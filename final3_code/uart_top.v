==> flow/design.v <==
`timescale 1ns / 1ps
module fifo #(
    parameter DEPTH = 4,
    BIT_WIDTH = 8
 ) (
    input        clk,
    input        rst,
    input        push,
    input        pop,
    input  [7:0] push_data,
    output [7:0] pop_data,
    output       full,
    output       empty
);
    wire [$clog2(DEPTH) - 1:0] w_wptr, w_rptr;
    register_file #(
        .DEPTH(DEPTH), 
        .BIT_WIDTH(BIT_WIDTH)
        ) U_REG_FILE (
        .clk(clk),
        .push_data(push_data),
        .w_addr(w_wptr),
        .r_addr(w_rptr),
        .we(push & (~full)),
        .pop_data(pop_data)
    );
    control_unit_fifo #(
        .DEPTH(DEPTH)
    )U_CONTROL_UNIT_FIFO (
        .clk(clk),
        .rst(rst),
        .push(push),
        .pop(pop),
        .wptr(w_wptr),
        .rptr(w_rptr),
        .full(full),
        .empty(empty)
    );
endmodule
module register_file #(
    parameter DEPTH = 4,
    BIT_WIDTH = 8
) (
    input                        clk,
    input  [    BIT_WIDTH - 1:0] push_data,
    input  [$clog2(DEPTH) - 1:0] w_addr,
    input  [$clog2(DEPTH) - 1:0] r_addr,
    input                        we,
    output [    BIT_WIDTH - 1:0] pop_data
);
    reg [BIT_WIDTH - 1:0] register_file[0:(DEPTH - 1)];
    always @(posedge clk) begin
        if (we) begin
            register_file[w_addr] <= push_data;  
        end 
    end
    assign pop_data = register_file[r_addr];
endmodule
module control_unit_fifo #(
    parameter DEPTH = 4
) (
    input                        clk,
    input                        rst,
    input                        push,
    input                        pop,
    output [$clog2(DEPTH) - 1:0] wptr,
    output [$clog2(DEPTH) - 1:0] rptr,
    output                       full,
    output                       empty
);
    reg [1:0] c_state, n_state;
    reg [$clog2(DEPTH)-1:0] wptr_reg, wptr_next, rptr_reg, rptr_next;
    reg full_reg, full_next, empty_reg, empty_next;
    assign wptr  = wptr_reg;
    assign rptr  = rptr_reg;
    assign full  = full_reg;
    assign empty = empty_reg;
    always @(posedge clk, posedge rst) begin
        if (rst) begin
            c_state = 2'b00;
            wptr_reg  <= 0;
            rptr_reg  <= 0;
            full_reg  <= 0;
            empty_reg <= 1'b1;   
        end else begin
            c_state   <= n_state;
            wptr_reg  <= wptr_next;
            rptr_reg  <= rptr_next;
            full_reg  <= full_next;
            empty_reg <= empty_next;
        end
    end
    always @(*) begin
        n_state    = c_state;
        wptr_next  = wptr_reg;
        rptr_next  = rptr_reg;
        full_next  = full_reg;
        empty_next = empty_reg;
        case ({
            push, pop
        })
            2'b10: begin
                if(!full) begin
                    wptr_next = wptr_reg + 1;
                    empty_next = 1'b0;
                    if (wptr_next == rptr_reg) begin
                        full_next = 1'b1;
                    end
                end
            end
            2'b01: begin
                if(!empty) begin
                    rptr_next = rptr_reg + 1;
                    full_next = 1'b0;
                    if (wptr_reg == rptr_next) begin
                        empty_next = 1'b1;
                    end
                end
            end
            2'b11: begin
                if (full_reg == 1'b1) begin
                    rptr_next = rptr_reg + 1;
                    full_next = 1'b0;
                end else if (empty_reg == 1'b1) begin
                    wptr_next = wptr_reg + 1;
                    empty_next = 1'b0;
                end else begin
                    wptr_next = wptr_reg + 1;
                    rptr_next = rptr_reg + 1;
                end
            end
        endcase
    end
endmodule
`timescale 1ns / 1ps
module uart_top (
    input        clk,
    input        rst,
    input        uart_rx,
    input        tx_start,
    input  [7:0] tx_data,
    input        pop_fifo_rx,
    input        push_fifo_tx,
    input  [7:0] push_data_fifo_tx,
    output [7:0] pop_data_fifo_rx,
    output       full_fifo_tx,
    output       empty_fifo_rx,
    output       tx_done,
    output [7:0] rx_data,
    output       rx_done,
    output       uart_tx
);
    wire w_b_tick, w_rx_done;
    wire [7:0] w_rx_data, w_tx_fifo_pop_data;
    wire w_tx_busy, w_tx_fifo_empty;
    uart_tx U_UART_TX (
        .clk(clk),
        .rst(rst),
        .tx_start(~w_tx_fifo_empty),
        .b_tick(w_b_tick),
        .tx_data(w_tx_fifo_pop_data),
        .tx_busy(w_tx_busy),
        .tx_done(),
        .uart_tx(uart_tx)
    );
    fifo U_FIFO_TX (
        .clk(clk),
        .rst(rst),
        .push(push_fifo_tx),
        .pop(~w_tx_busy),
        .push_data(push_data_fifo_tx),
        .pop_data(w_tx_fifo_pop_data),
        .full(full_fifo_tx),
        .empty(w_tx_fifo_empty)
    );
    fifo U_FIFO_RX (
        .clk(clk),
        .rst(rst),
        .push(w_rx_done),
        .pop(pop_fifo_rx),
        .push_data(w_rx_data),
        .pop_data(pop_data_fifo_rx),
        .full(),
        .empty(empty_fifo_rx)
    );
    uart_rx U_UART_RX (
        .clk(clk),
        .rst(rst),
        .rx(uart_rx),
        .b_tick(w_b_tick),
        .rx_data(w_rx_data),
        .rx_done(w_rx_done)
    );
    baud_tick U_BAUD_TICK (
        .clk(clk),
        .rst(rst),
        .b_tick(w_b_tick)
    );
endmodule
module uart_rx (
    input        clk,
    input        rst,
    input        rx,
    input        b_tick,
    output [7:0] rx_data,
    output       rx_done
);
    localparam IDLE = 2'd0, START = 2'd1;
    localparam DATA = 2'd2, STOP = 2'd3;
    reg [1:0] c_state, n_state;
    reg [4:0] b_tick_cnt_reg, b_tick_cnt_next;
    reg [2:0] bit_cnt_next, bit_cnt_reg;
    reg done_reg, done_next;
    reg [7:0] buf_reg, buf_next;
    assign rx_data = buf_reg;
    assign rx_done = done_reg;
    always @(posedge clk, posedge rst) begin
        if (rst) begin
            c_state        <= 2'd0;
            b_tick_cnt_reg <= 5'd0;
            bit_cnt_reg    <= 3'b0;
            done_reg       <= 1'b0;
            buf_reg        <= 8'd0;
        end else begin
            c_state        <= n_state;
            b_tick_cnt_reg <= b_tick_cnt_next;
            bit_cnt_reg    <= bit_cnt_next;
            done_reg       <= done_next;
            buf_reg        <= buf_next;
        end
    end
    always @(*) begin
        n_state         = c_state;
        b_tick_cnt_next = b_tick_cnt_reg;
        bit_cnt_next    = bit_cnt_reg;
        done_next       = done_reg;
        buf_next        = buf_reg;
        case (c_state)
            IDLE: begin
                b_tick_cnt_next = 5'd0;
                bit_cnt_next    = 3'd0;
                done_next       = 1'b0;
                if (b_tick & !rx) begin
                    buf_next = 8'd0;
                    n_state  = START;
                end
            end
            START: begin
                if (b_tick) begin
                    if (b_tick_cnt_reg == 7) begin
                        b_tick_cnt_next = 0;
                        n_state = DATA;
                    end else begin
                        b_tick_cnt_next = b_tick_cnt_reg + 1;
                    end
                end
            end
            DATA: begin
                if (b_tick) begin
                    if (b_tick_cnt_reg == 4'd15) begin
                        b_tick_cnt_next = 5'd0;
                        buf_next = {rx, buf_reg[7:1]};
                        if (bit_cnt_reg == 4'd7) begin
                            n_state = STOP;
                        end else begin
                            bit_cnt_next = bit_cnt_reg + 1;
                        end
                    end else begin
                        b_tick_cnt_next = b_tick_cnt_reg + 1;
                    end
                end
            end
            STOP: begin
                if (b_tick) begin
                    if (b_tick_cnt_reg == 15) begin
                        n_state   = IDLE;
                        done_next = 1'b1;
                    end else begin
                        b_tick_cnt_next = b_tick_cnt_reg + 1;
                    end
                end
            end
        endcase
    end
endmodule
module uart_tx (
    input        clk,
    input        rst,
    input        tx_start,
    input        b_tick,
    input  [7:0] tx_data,
    output       tx_busy,
    output       tx_done,
    output       uart_tx
);
    localparam IDLE = 2'd0, START = 2'd1;
    localparam DATA = 2'd2, STOP = 2'd3;
    reg [1:0] c_state, n_state;   
    reg tx_reg, tx_next;   
    reg [2:0] bit_cnt_reg, bit_cnt_next;
    reg [3:0] b_tick_cnt_reg, b_tick_cnt_next;
    reg busy_reg, busy_next, done_reg, done_next;
    reg [7:0] data_in_buf_reg, data_in_buf_next;
    assign uart_tx = tx_reg;
    assign tx_busy = busy_reg;
    assign tx_done = done_reg;
    always @(posedge clk, posedge rst) begin
        if (rst) begin
            c_state         <= IDLE;
            tx_reg          <= 1'b1;
            bit_cnt_reg     <= 1'b0;
            b_tick_cnt_reg  <= 4'h0;
            busy_reg        <= 1'b0;
            done_reg        <= 1'b0;
            data_in_buf_reg <= 8'h00;
        end else begin
            c_state         <= n_state;
            tx_reg          <= tx_next;
            bit_cnt_reg     <= bit_cnt_next;
            b_tick_cnt_reg  <= b_tick_cnt_next;
            busy_reg        <= busy_next;
            done_reg        <= done_next;
            data_in_buf_reg <= data_in_buf_next;
        end
    end
    always @(*) begin
        n_state          = c_state;
        tx_next          = tx_reg;
        bit_cnt_next     = bit_cnt_reg;
        b_tick_cnt_next  = b_tick_cnt_reg;
        busy_next        = busy_reg;
        done_next        = done_reg;
        data_in_buf_next = data_in_buf_reg;
        case (c_state)
            IDLE: begin
                tx_next         = 1'b1;
                bit_cnt_next    = 1'b0;
                b_tick_cnt_next = 4'h0;
                busy_next       = 1'b0;
                done_next       = 1'b0;
                if (tx_start == 1) begin
                    n_state          = START;
                    busy_next        = 1'b1;
                    data_in_buf_next = tx_data;
                end
            end
            START: begin
                tx_next = 1'b0;
                if (b_tick == 1) begin
                    if (b_tick_cnt_reg == 15) begin
                        n_state = DATA;
                        b_tick_cnt_next = 4'h0;
                    end else begin
                        b_tick_cnt_next = b_tick_cnt_reg + 1;
                    end
                end
            end
            DATA: begin
                tx_next = data_in_buf_reg[0];
                if (b_tick == 1) begin
                    if (b_tick_cnt_reg == 15) begin
                        if (bit_cnt_next == 7) begin   
                            b_tick_cnt_next = 4'h0;
                            n_state = STOP;
                        end else begin
                            b_tick_cnt_next = 4'h0;
                            bit_cnt_next = bit_cnt_reg + 1;
                            data_in_buf_next = {1'b0, data_in_buf_reg[7:1]};
                            n_state = DATA;
                        end
                    end else begin
                        b_tick_cnt_next = b_tick_cnt_reg + 1;
                    end
                end
            end
            STOP: begin
                tx_next = 1'b1;
                if (b_tick == 1) begin
                    if (b_tick_cnt_reg == 15) begin
                        done_next = 1'b1;
                        n_state   = IDLE;
                    end else begin
                        b_tick_cnt_next = b_tick_cnt_reg + 1;
                    end
                end
            end
        endcase
    end
endmodule
module baud_tick (
    input      clk,
    input      rst,
    output reg b_tick
);
    parameter BAUDRATE = 9600 * 16;
    parameter F_COUNT = 100_000_000 / BAUDRATE;
    reg [$clog2(F_COUNT) - 1:0] counter_reg;
    always @(posedge clk, posedge rst) begin
        if (rst) begin
            counter_reg <= 0;
            b_tick <= 1'b0;
        end else begin
            counter_reg <= counter_reg + 1;
            if (counter_reg == (F_COUNT - 1)) begin
                counter_reg <= 0;
                b_tick <= 1'b1;
            end else begin
                b_tick <= 1'b0;
            end
        end
    end
endmodule
# From RTL to reports: uart_top

Tool output for the design above, in the order of the flow.
Lines are those of the file above, counted from 1.
Cell names lack the library's common part.
A cell with n/a has no value.

Top: uart_top
Clock port: clk
Cell library: sky130hd
Corner: tt_025C_1v80

# Elaborated design

Yosys after proc, flatten, opt, wreduce and memory -nomap, before mapping. Memory bits, and registers merged into a memory's read port (data or address), are not among the register bits. Print and check cells are not counted.
Yosys's memory passes give these memory sizes; they may raise the number of words (mostly to a power of two), join words into wider ones and drop unused or constant bits.

Register bits after elaboration: 61
Bits in writable memories: 64
Memory cells: 2
Output and inout bits: 21
Word-level cells: 207

$add $sub $neg: 9
Eq/ne operators: 47
Muxes and demuxes: 87
Bitwise operators: 9
Reduce/logical cells: 32

Memory list:

| name                               | depth | width | read ports | wr ports | RTL line | RTL |
| U_FIFO_RX.U_REG_FILE.register_file | 4     | 8     | 1          | 1        | 51       | `reg [BIT_WIDTH - 1:0] register_file[0:(DEPTH - 1)];` |
| U_FIFO_TX.U_REG_FILE.register_file | 4     | 8     | 1          | 1        | 51       |  |

Operators by type and width:

| cell                                                                   | count |
| 8-bit two-way mux                                                      | 9 |
| 2-bit two-way mux                                                      | 25 |
| 8-bit parallel mux with 2-bit select                                   | 2 |
| 2-bit by 1-bit != test with 1-bit output (second input constant)       | 15 |
| 5-bit two-way mux                                                      | 6 |
| 5-bit parallel mux with 4-bit select                                   | 1 |
| 1-bit two-way mux                                                      | 20 |
| 2-bit != test (second input constant)                                  | 9 |
| 3-bit two-way mux                                                      | 6 |
| 2-bit equality test (second input constant)                            | 8 |
| 4-bit AND reduction                                                    | 4 |
| 2-bit parallel mux with 4-bit select                                   | 2 |
| 4-bit two-way mux                                                      | 4 |
| 2-bit OR reduction                                                     | 7 |
| 2-bit AND reduction                                                    | 6 |
| 4-bit parallel mux with 3-bit select                                   | 1 |
| 3-bit parallel mux with 2-bit select                                   | 2 |
| 10-bit by 1-bit adder with 10-bit output (second input constant)       | 1 |
| 10-bit equality test (second input constant)                           | 1 |
| 5-bit by 4-bit equality test with 1-bit output (second input constant) | 2 |
| 10-bit two-way mux                                                     | 1 |
| 1-bit parallel mux with 3-bit select                                   | 3 |
| 2-bit by 1-bit adder with 2-bit output (second input constant)         | 4 |
| 2-bit by 1-bit equality test with 1-bit output (second input constant) | 4 |
| 2-bit equality test                                                    | 4 |
| 2-bit nonzero test                                                     | 4 |
| 8-bit AND reduction                                                    | 1 |
| 2-bit parallel mux with 2-bit select                                   | 2 |

Not listed: further kinds 16, cells in them 30.

# Longest topological paths

Longest topological path by Yosys (ltp), each cell counted once; first at word level (registers and memories cut), then after technology mapping (sequential cells cut; the memories' decode and read muxes count).

Word-level depth: 5
ABC_AREA: 0
Mapped depth: 8

# Synthesis result

Yosys stat after the flow's synthesis: flattened, memories mapped to cells. It holds for the ABC_AREA given above (unset counts as 0); a run with the other value may have another netlist.
The area totals of this step are shown rounded.

Cells in the netlist: 434
Synthesis area: 5810 um^2
Flip-flop cells: 129
Buffer cells: 27

Cells by type:

| cell type | count |
| edfxtp_1  | 64 |
| dfrtp_1   | 60 |
| ha_1      | 19 |
| mux4_2    | 9 |
| mux2_2    | 15 |
| nand2_1   | 42 |
| dfstp_2   | 5 |
| xnor2_1   | 13 |
| a22o_1    | 11 |
| nand3_1   | 18 |
| a2111oi_4 | 3 |
| buf_4     | 11 |
| o21ai_0   | 15 |
| nor2b_1   | 10 |
| inv_1     | 14 |
| nor2_1    | 14 |
| and2_1    | 8 |
| buf_2     | 9 |

Other cell types: 38; their cells: 94.
The figures by module come from a second, unflattened synthesis with its own total; it is not the netlist above.

Cell total of the unflattened synthesis: 440
Area total of the unflattened synthesis: 5940 um^2

Each row is one instance without its submodules.

Modules:

| module                      | times used | cells | area (um^2) | sequential area (um^2) |
| register_file               | 2          | 46    | 1190        | 961 |
| uart_tx                     | 1          | 122   | 1180        | 553 |
| uart_rx                     | 1          | 111   | 1110        | 527 |
| control_unit_fifo (DEPTH=4) | 2          | 26    | 307         | 151 |
| baud_tick                   | 1          | 48    | 553         | 275 |
| uart_top                    | 1          | 13    | 86.3        | 0.0 |
| fifo                        | 2          | 1     | 13.8        | 0.0 |

# Path before layout

Path of least setup slack by OpenSTA after synthesis, without wires, with an ideal clock, recovery checks aside; 20% of the period is set as input and as output delay. Where synthesis merged equal registers, the netlist keeps one of their names.

Path kind: flip-flop to flip-flop
Start point: reg U_UART_RX.b_tick_cnt_reg[0]
End point: reg U_UART_RX.buf_reg[0]
Period: 3170 ps
Library setup time: 67 ps
Data arrival time: 1737 ps
Required time: 3103 ps
Path slack: 1366 ps
Delay of the path: 1804 ps
Stages on the path: 7
Buffers on the path: 0
Synthesis period reached: 1804 ps

"delay of the path" is the arrival time less input delay plus setup time.
"stages on the path": output pins that drive a net of the path, with the launching flip-flop's if there is one; two outputs of one cell count as two.
"synthesis period reached" is the clock period less the worst setup slack; recovery checks do not enter. This is arithmetic on one report: input and output delays are still those of the set period (20% each).
The rows between start and end are the longest chain of elaborated cells between them; the timing report does not say that the signal goes this way. Where chains are equally long, one stands for them.
Each line given opens the expression or statement behind the cell; cells for indexed reads and writes are added by Yosys, which also makes memories of some case tables.

Path through: dfrtp_1 > ha_1 > and3_1 > ha_1 > nand3_1 > a2111oi_4 > a22o_1
Length of the longest elaborated chain: 4
Elaborated cells between the ends (all ways): 6
Classes of those cells: eq/ne (2); mux (3); reduce/logical (1)

RTL lines, path after synthesis:

| element                                        | RTL line | RTL |
| from (decl)                                    | 211      | `reg [4:0] b_tick_cnt_reg, b_tick_cnt_next;` |
| from (assign)                                  | 220      | `b_tick_cnt_reg <= 5'd0;` |
| from (assign)                                  | 226      | `b_tick_cnt_reg <= b_tick_cnt_next;` |
| 5-bit by 4-bit equality test with 1-bit output | 260      | `if (b_tick_cnt_reg == 4'd15) begin` |
| 8-bit two-way mux                              | 260      |  |
| 8-bit two-way mux                              | 259      | `if (b_tick) begin` |
| 8-bit parallel mux with 2-bit select           | 238      | `case (c_state)` |
| to (assign)                                    | 223      | `buf_reg        <= 8'd0;` |
| to (assign)                                    | 229      | `buf_reg        <= buf_next;` |
| to (decl)                                      | 214      | `reg [7:0] buf_reg, buf_next;` |

# Path in the finished layout

From the final timing report of run 1: the path of least setup slack in the routed layout; clock arrival at registers is part of the times.
The report prints the path's times to 10 ps; the period is as set.

Path kind: flip-flop to output port
Start point: reg U_FIFO_RX.U_CONTROL_UNIT_FIFO.rptr_reg[0]
End point: out pop_data_fifo_rx[5]
Period: 2300 ps
Data arrival time: 1770 ps
Required time: 1840 ps
Path slack: 70 ps
Stages on the path: 4
Buffers on the path: 2

The rows between start and end are the longest chain of elaborated cells between them; the timing report does not say that the signal goes this way. Where chains are equally long, one stands for them.
The chain passes a memory read, where the word-level depth is cut; so it can be longer than that depth.

Path through: dfrtp_1 > buf_8 > mux4_2 > dlygate4sd2_1
Length of the longest elaborated chain: 1
Elaborated cells between the ends (all ways): 1
Classes of those cells: memory (1)

RTL lines, path post-layout:

| element          | RTL line | RTL |
| from (decl)      | 72       | `reg [$clog2(DEPTH)-1:0] wptr_reg, wptr_next, rptr_reg, rptr_next;` |
| from (assign)    | 82       | `rptr_reg  <= 0;` |
| from (assign)    | 88       | `rptr_reg  <= rptr_next;` |
| memory 4 x 8 bit | 51       | `reg [BIT_WIDTH - 1:0] register_file[0:(DEPTH - 1)];` |
| to (decl)        | 145      | `output [7:0] pop_data_fifo_rx,` |

Top module uart_top; platform sky130hd; tools Yosys and OpenROAD; 2 stored runs in no particular order. Input and output delays are each 20% of the period that was set; the output load is 0.01 pF.
"period reached" is the run's clock period less its worst setup slack. It is reckoned from that one timing run; input and output delays stay at 20% of the period that was set.
"worst setup path time": the worst setup path's part of the clock period (all of it between registers, 20% less for each end at a port) less its slack. A launch clock that arrives late makes it longer, a capture clock that arrives late makes it shorter.
"total power of the final layout": no workload was simulated; the value follows from the tool's default switching activity.
"worst setup path time" is known to 10 ps.
The results are shown rounded.
A setting shown as . is not set for that run.

| item                                   | run 1                    | run 2                    |
| period_ns                              | 2.3                      | 1.49                     |
| CORE_UTILIZATION                       | 43                       | 65                       |
| PLACE_DENSITY_LB_ADDON                 | 0.16                     | 0.16                     |
| ABC_AREA                               | 0                        | .                        |
| GPL_TIMING_DRIVEN                      | 0                        | .                        |
| CTS_CLUSTER_SIZE                       | 30                       | .                        |
| MIN_ROUTING_LAYER                      | met2                     | met1                     |
| CAP_MARGIN                             | 20                       | 0                        |
| CORE_MARGIN                            | 2                        | 2                        |
| SLEW_MARGIN                            | 20                       | 20                       |
| SETUP_SLACK_MARGIN                     | .                        | 0.21                     |
| CORE_ASPECT_RATIO                      | .                        | 1.26                     |
| CELL_PAD_IN_SITES_GLOBAL_PLACEMENT     | .                        | 1                        |
| TNS_END_PERCENT                        | .                        | 20                       |
| CTS_CLUSTER_DIAMETER                   | .                        | 141                      |
| worst setup slack after layout (ps)    | 72                       | -602                     |
| die size (um^2)                        | 14500                    | 9720                     |
| final setup TNS (ps)                   | 0                        | -11600                   |
| total power of the final layout (W)    | 0.00619                  | 0.0105                   |
| standard-cell area after layout (um^2) | 6970                     | 7990                     |
| post-route utilization (%)             | 52.6                     | 92.3                     |
| worst setup path time (ps)             | 1770                     | 1790                     |
| kind of the worst setup path           | flip-flop to output port | flip-flop to output port |
| period reached (ps)                    | 2228                     | 2092                     |
| synthesized cell area (um^2)           | 5810                     | 5810                     |
