==> flow/design.v <==
`timescale 1ns / 1ps
module ascii_decoder (
    input            clk,
    input            rst,
    input      [7:0] pop_data,
    input            empty,
    output reg       pop, 
    output reg [4:0] ascii_d
);
    always @(posedge clk, posedge rst) begin
        if (rst) begin
            ascii_d <= 5'b0000;
            pop     <= 1'b0;
        end else begin
            ascii_d <= 5'b0000;
            pop     <= 1'b0;
            if (!empty) begin
                pop <= 1'b1;
                case (pop_data)
                    8'h72: ascii_d <= 5'b00001;   
                    8'h6C: ascii_d <= 5'b00010;   
                    8'h75: ascii_d <= 5'b00100;   
                    8'h64: ascii_d <= 5'b01000;   
                    8'h73: ascii_d <= 5'b10000;   
                endcase
            end
        end
    end
endmodule
module ascii_sw_set (
    input            clk,
    input            rst,
    input      [7:0] pop_data,
    input            empty,
    output reg       pop,
    output reg       ascii_up_down,
    output reg       ascii_stopwatch_watch,
    output reg       ascii_hm_sms,
    output reg       ascii_watch_set,
    output reg       ascii_humi_temp
);
    always @(posedge clk, posedge rst) begin
        if (rst) begin
            pop                   <= 1'b0;
            ascii_up_down         <= 0;
            ascii_stopwatch_watch <= 0;
            ascii_hm_sms          <= 0;
            ascii_watch_set       <= 0;
            ascii_humi_temp       <= 0;
        end else begin
            if (!empty) begin
                pop <= 1'b1;
                case (pop_data)
                    8'h30:   ascii_up_down <= ~ascii_up_down;
                    8'h31:   ascii_stopwatch_watch <= ~ascii_stopwatch_watch;
                    8'h32:   ascii_hm_sms <= ~ascii_hm_sms;
                    8'h33:   ascii_watch_set <= ~ascii_watch_set;
                    8'h35:   ascii_humi_temp <= ~ascii_humi_temp;
                    default: ;
                endcase
            end
        end
    end
endmodule
module ascii_sender (
    input             clk,
    input             rst,
    input      [31:0] mux_2x1_set,
    input             ascii_d_s,
    input             full,
    output reg        push_start,
    output reg [ 7:0] push_data
);
    wire [7:0] ascii_hour_10, ascii_hour_1, ascii_min_10, ascii_min_1,
                ascii_sec_10, ascii_sec_1, ascii_msec_10, ascii_msec_1;
    wire [3:0] send_hour_10, send_hour_1, send_min_10, send_min_1,
                send_sec_10, send_sec_1, send_msec_10, send_msec_1;
    bcd_sender U_BCD_SENDER_HOUR_10 (
        .bcd_sender(send_hour_10),
        .send_data (ascii_hour_10)
    );
    bcd_sender U_BCD_SENDER_HOUR_1 (
        .bcd_sender(send_hour_1),
        .send_data (ascii_hour_1)
    );
    bcd_sender U_BCD_SENDER_MIN_10 (
        .bcd_sender(send_min_10),
        .send_data (ascii_min_10)
    );
    bcd_sender U_BCD_SENDER_MIN_1 (
        .bcd_sender(send_min_1),
        .send_data (ascii_min_1)
    );
    bcd_sender U_BCD_SENDER_SEC_10 (
        .bcd_sender(send_sec_10),
        .send_data (ascii_sec_10)
    );
    bcd_sender U_BCD_SENDER_SEC_1 (
        .bcd_sender(send_sec_1),
        .send_data (ascii_sec_1)
    );
    bcd_sender U_BCD_SENDER_MSEC_10 (
        .bcd_sender(send_msec_10),
        .send_data (ascii_msec_10)
    );
    bcd_sender U_BCD_SENDER_MSEC_1 (
        .bcd_sender(send_msec_1),
        .send_data (ascii_msec_1)
    );
    parameter IDLE = 2'd0, SEND = 2'd1;
    reg [2:0] c_state, n_state;
    reg [3:0] send_cnt_reg, send_cnt_next;
    reg [23:0] data_cap_r;
    always @(posedge clk, posedge rst) begin
        if (rst) begin
            data_cap_r <= 24'd0;
        end else begin
            if (ascii_d_s & c_state == IDLE) begin
                data_cap_r <= mux_2x1_set;
            end
        end
    end
    assign send_hour_10 = (data_cap_r[23:19] / 10) % 10;
    assign send_hour_1  = data_cap_r[23:19] % 10;
    assign send_min_10  = (data_cap_r[18:13] / 10) % 10;
    assign send_min_1   = data_cap_r[18:13] % 10;
    assign send_sec_10  = (data_cap_r[12:7] / 10) % 10;
    assign send_sec_1   = data_cap_r[12:7] % 10;
    assign send_msec_10 = (data_cap_r[6:0] / 10) % 10;
    assign send_msec_1  = data_cap_r[6:0] % 10;
    always @(posedge clk, posedge rst) begin
        if (rst) begin
            c_state <= IDLE;
            send_cnt_reg <= 4'd0;
        end else begin
            c_state <= n_state;
            send_cnt_reg <= send_cnt_next;
        end
    end
    always @(*) begin
        n_state = c_state;
        send_cnt_next = send_cnt_reg;
        push_data = 0;
        push_start = 1'b0;
        case (c_state)
            IDLE: begin
                if (ascii_d_s) begin
                    n_state = SEND;
                end
            end
            SEND: begin
                if (!full) begin
                    push_start = 1'b1;
                    case (send_cnt_reg)
                        4'd0:  push_data = ascii_hour_10;
                        4'd1:  push_data = ascii_hour_1;
                        4'd2:  push_data = 8'h3A;
                        4'd3:  push_data = ascii_min_10;
                        4'd4:  push_data = ascii_min_1;
                        4'd5:  push_data = 8'h3A;
                        4'd6:  push_data = ascii_sec_10;
                        4'd7:  push_data = ascii_sec_1;
                        4'd8:  push_data = 8'h3A;
                        4'd9:  push_data = ascii_msec_10;
                        4'd10: push_data = ascii_msec_1;
                        4'd11: push_data = 8'h0A;
                    endcase
                    if (send_cnt_reg == 10) begin
                        send_cnt_next = 0;
                        n_state = IDLE;
                    end else begin
                        send_cnt_next = send_cnt_reg + 1;
                        n_state = SEND;
                    end
                end
            end
        endcase
    end
endmodule
module bcd_sender (
    input [3:0] bcd_sender,
    output reg [7:0] send_data
);
    always @(bcd_sender) begin
        case (bcd_sender)
            4'd0: send_data = 8'h30;
            4'd1: send_data = 8'h31;
            4'd2: send_data = 8'h32;
            4'd3: send_data = 8'h33;
            4'd4: send_data = 8'h34;
            4'd5: send_data = 8'h35;
            4'd6: send_data = 8'h36;
            4'd7: send_data = 8'h37;
            4'd8: send_data = 8'h38;
            4'd9: send_data = 8'h39;
            default: send_data = 8'h20;
        endcase
    end
endmodule
Tool chain data of ascii_sender --
The steps from the RTL of ascii_sender to its reports follow in flow order. Line numbers count from 1 in the design file above. Library cell names are shortened. A cell with - has no value.
Set-up: top ascii_sender, clock clk, library sky130hd, timing corner tt_025C_1v80

After elaboration --
Source: Yosys, flattened and elaborated, memories not mapped. Widths are those after wreduce. Registers that Yosys merges into a memory's read port (data or address) are not register bits. Print and check cells do not count. Equal cells are merged and count once. Yosys's memory passes give these memory sizes; they may raise the number of words (mostly to a power of two), join words into wider ones and drop unused or constant bits.
Bit counts: flip-flop bits (word level) 31, latch bits 0, memory bits (writable) 0, bits in read-only memories 640, word width x clocked read ports 0, memories 8, input bits 36, output and inout bits 9, cells after elaboration 56
Memory list:
- (name not given) | words 16, bits a word 5, rd ports 1, wr ports 0, RTL line 185 | case (bcd_sender)
- (name not given) | words 16, bits a word 5, rd ports 1, wr ports 0, RTL line 185
- (name not given) | words 16, bits a word 5, rd ports 1, wr ports 0, RTL line 185
- (name not given) | words 16, bits a word 5, rd ports 1, wr ports 0, RTL line 185
- (name not given) | words 16, bits a word 5, rd ports 1, wr ports 0, RTL line 185
- (name not given) | words 16, bits a word 5, rd ports 1, wr ports 0, RTL line 185
Memories not listed: 2.
Cells by class: add/subtract/negate cells 1, $mul 0, divide/modulo/power cells 12, order comparisons 0, eq/ne operators 14, shifts and indexed selects 0, multiplexer cells 10, bitwise logic cells 2, reductions and logical operators 6
Operator list (number):
- remainder unit 32 x 4 -> 32 bit (second input constant) | 4
- divider 6 x 4 -> 32 bit (second input constant) | 2
- remainder unit 6 x 4 -> 32 bit (second input constant) | 2
- divider 5 x 4 -> 32 bit (second input constant) | 1
- remainder unit 5 x 4 -> 32 bit (second input constant) | 1
- divider 7 x 4 -> 32 bit (second input constant) | 1
- remainder unit 7 x 4 -> 32 bit (second input constant) | 1
- case mux 8 bit (select 10 bit) | 1
- equality test 4 x 3 -> 1 bit (second input constant) | 4
- equality test 4 bit (second input constant) | 4
- two-way mux 8 bit | 2
- equality test 4 x 2 -> 1 bit (second input constant) | 2
- case mux 3 bit (select 2 bit) | 1
- two-way mux 3 bit | 2
- != test 2 bit (second input constant) | 2
- adder 4 x 1 -> 4 bit (second input constant) | 1
- equality test 4 x 1 -> 1 bit (second input constant) | 1
- zero test 4 bit | 1
- two-way mux 4 bit | 1
- equality test 3 x 1 -> 1 bit (second input constant) | 1
- zero test 3 bit | 1
- AND reduction 3 bit | 1
- OR reduction 3 bit | 1
- two-way mux 1 bit | 3
- AND reduction 2 bit | 1
- nonzero test 2 bit | 1
- bitwise AND 1 bit | 1
- inverter 1 bit | 1

Depth --
Depth = most cells in a row (Yosys ltp): at word level without a register or memory, in the mapped netlist without a sequential cell, where the memories' decode and read muxes count.
Depth: word-level depth 5, ABC_AREA 0, depth in mapped cells 15, depth with buffers taken out 14

Synthesis result --
Source: synth_stat.txt of the flow (Yosys; design flattened, memories mapped). It holds for the ABC_AREA given above (unset counts as 0); a run with the other value may have another netlist. The area totals of this step are shown rounded.
Cell types:
- dfrtp_1 | number 29, area in all 725.696 µm²
- mux2_2 | number 25, area in all 281.52 µm²
- nand2_1 | number 37, area in all 138.883 µm²
- nand2b_1 | number 18, area in all 112.608 µm²
- ha_1 | number 8, area in all 100.096 µm²
- nor2b_1 | number 13, area in all 81.328 µm²
- a21oi_1 | number 16, area in all 80.077 µm²
- o21ai_0 | number 16, area in all 80.077 µm²
- mux2i_1 | number 6, area in all 60.058 µm²
- nor2_1 | number 16, area in all 60.058 µm²
- a211oi_1 | number 7, area in all 52.55 µm²
- a21o_1 | number 7, area in all 52.55 µm²
- nor3b_1 | number 7, area in all 52.55 µm²
- inv_1 | number 12, area in all 45.043 µm²
- xnor2_1 | number 5, area in all 43.792 µm²
- clkbuf_1 | number 11, area in all 41.29 µm²
- a31oi_1 | number 6, area in all 37.536 µm²
- buf_4 | number 5, area in all 37.536 µm²
Not listed: further types 58, cells in them 111.
Mapped netlist: standard cells after synthesis 355, mapped area 0.00294 mm², sequential part of the area 0.000752 mm², flip-flop cells 30
By module: a second synthesis without flattening, with its own total; a netlist apart from the flattened one above.
Second synthesis, totals: cells (unflattened synthesis) 455, area (unflattened synthesis) 0.00351 mm²
Each row is one instance without its submodules.
Modules:
- ascii_sender | instances 1, cells 375, area 0.00299 mm², seq. area 0.000752 mm²
- bcd_sender | instances 8, cells 10, area 0.0000651 mm², seq. area 0 mm²

Timing after synthesis --
Source: OpenSTA report_checks on the synthesized netlist (no wires, ideal clock, input and output delay 20% of the period each), path of least setup slack; recovery checks are left aside. Register names are those of the netlist, which keeps one name where synthesis merged equal registers.
Timing after synthesis: path kind flip-flop to output port, start point register data_cap_r[10], end point output push_data[2], period 6.2 ns, time at the first pin 0.000 ns, arrival 2.985 ns, required time 4.960 ns, setup slack 1.975 ns, path delay 2.985 ns, stages on the path 16, buffers on the path 1, synthesis period reached 4.225 ns
"path delay" is the arrival time less input delay plus setup time. A path that ends at an output port has no setup time. "stages on the path": output pins that drive a net of the path, with the launching flip-flop's if there is one; two outputs of one cell count as two. "synthesis period reached" = period - worst setup slack (recovery checks aside). The figure is calculated, with input and output delays left at 20% of the set period. Between the ends stands the longest chain of elaborated cells between them, by number of cells; it is not shown to be the way that was timed. Of several equally long chains one is given. A line is the first line of the expression or statement that the cell stems from. Yosys adds cells for indexed reads and writes and turns some case tables into memories. The chain passes a memory read, where the word-level depth is cut; so it can be longer than that depth.
On the way, after synthesis: path through dfrtp_1 -> buf_2 -> or2_2 -> ha_1 -> nand2b_1 -> nor3b_1 -> o21ai_0 -> o211ai_1 -> inv_1 -> ha_1 -> nor4_2 -> xnor2_1 -> nand2b_2 -> a211oi_1 -> a211oi_1 -> a41oi_2, cells in the longest elaborated chain 6
RTL lines, path after synthesis:
- from (decl) | RTL line 113 | reg [23:0] data_cap_r;
- from (assign) | RTL line 116 | data_cap_r <= 24'd0;
- from (assign) | RTL line 119 | data_cap_r <= mux_2x1_set;
- divider 6 x 4 -> 32 bit | RTL line 127 | assign send_sec_10  = (data_cap_r[12:7] / 10) % 10;
- remainder unit 32 x 4 -> 32 bit | RTL line 127
- memory read (16 x 5 bit) | RTL line 185 | case (bcd_sender)
- case mux 8 bit (select 10 bit) | RTL line 154 | case (send_cnt_reg)
- two-way mux 8 bit | RTL line 152 | if (!full) begin
- two-way mux 8 bit | RTL line 145 | case (c_state)
- to (decl) | RTL line 72 | output reg [ 7:0] push_data

Timing after layout --
Path of least setup slack in the final report of flow run 2 (OpenROAD, finished layout, wires in). Where an end is a register, its clock arrival counts in the times.
Timing post-layout: path kind flip-flop to output port, start point register data_cap_r[17], end point output push_data[3], period 5.97 ns, time at the first pin 0.28 ns, arrival 3.35 ns, required time 4.78 ns, setup slack 1.43 ns, stages on the path 16, buffers on the path 1
Between the ends stands the longest chain of elaborated cells between them, by number of cells; it is not shown to be the way that was timed. Of several equally long chains one is given. The chain passes a memory read, where the word-level depth is cut; so it can be longer than that depth.
On the way, post-layout: path through dfrtp_2 -> nor2_4 -> inv_1 -> ha_1 -> nand2b_1 -> o21a_1 -> nor2_4 -> xor2_2 -> ha_2 -> a31oi_1 -> a211o_1 -> a32o_1 -> nor2_1 -> a211oi_1 -> a21oi_2 -> clkdlybuf4s15_2, cells in the longest elaborated chain 6
RTL lines, path post-layout:
- from (decl) | RTL line 113 | reg [23:0] data_cap_r;
- from (assign) | RTL line 116 | data_cap_r <= 24'd0;
- from (assign) | RTL line 119 | data_cap_r <= mux_2x1_set;
- divider 6 x 4 -> 32 bit | RTL line 125 | assign send_min_10  = (data_cap_r[18:13] / 10) % 10;
- remainder unit 32 x 4 -> 32 bit | RTL line 125
- memory read (16 x 5 bit) | RTL line 185 | case (bcd_sender)
- case mux 8 bit (select 10 bit) | RTL line 154 | case (send_cnt_reg)
- two-way mux 8 bit | RTL line 152 | if (!full) begin
- two-way mux 8 bit | RTL line 145 | case (c_state)
- to (decl) | RTL line 72 | output reg [ 7:0] push_data

==> results <==
Module ascii_sender, platform sky130hd: 2 stored runs of the flow (Yosys, OpenROAD) with differing settings, in no particular order. Input and output delays are each 20% of the period that was set; the output load is 0.01 pF.
"achieved clock period" is the run's clock period less its worst setup slack. It is reckoned from that one timing run; input and output delays stay at 20% of the period that was set.
"worst setup path time" = time allowed to the worst setup path (clock period - input delay - output delay, where it has them) - its slack; a late launch clock adds to it, a late capture clock takes from it.
By "power" is meant OpenSTA's value without simulated activity: inputs other than the clock are taken to toggle once in ten clock periods, and the tool carries that through the logic.
The results are shown rounded.
[flow run 1] settings: period_ns=6.43, CORE_UTILIZATION=66, PLACE_DENSITY_LB_ADDON=0.02, CELL_PAD_IN_SITES_DETAIL_PLACEMENT=1, CTS_CLUSTER_SIZE=40, SLEW_MARGIN=25, MAX_ROUTING_LAYER=met5, CAP_MARGIN=20, CORE_MARGIN=2
[flow run 1] result: did not finish, placement stopped with DPL-0033
[flow run 2] settings: period_ns=5.97, CORE_UTILIZATION=41, SETUP_SLACK_MARGIN=1.27, PLACE_DENSITY_LB_ADDON=0.2, CORE_ASPECT_RATIO=1.26, CORE_MARGIN=4, SLEW_MARGIN=40, MAX_ROUTING_LAYER=met4, CAP_MARGIN=20
[flow run 2] result: chip area after synthesis (Yosys) 0.00294 mm², die area 0.0086 mm², standard-cell area of the final layout 0.0036 mm², utilization 0.519, worst setup slack after layout 1.43 ns, total negative slack 0.000 ns, worst hold slack 0.488 ns, power 2170 µW, achieved clock period 4.541 ns, worst setup path time 3.35 ns, worst setup path kind flip-flop to output port
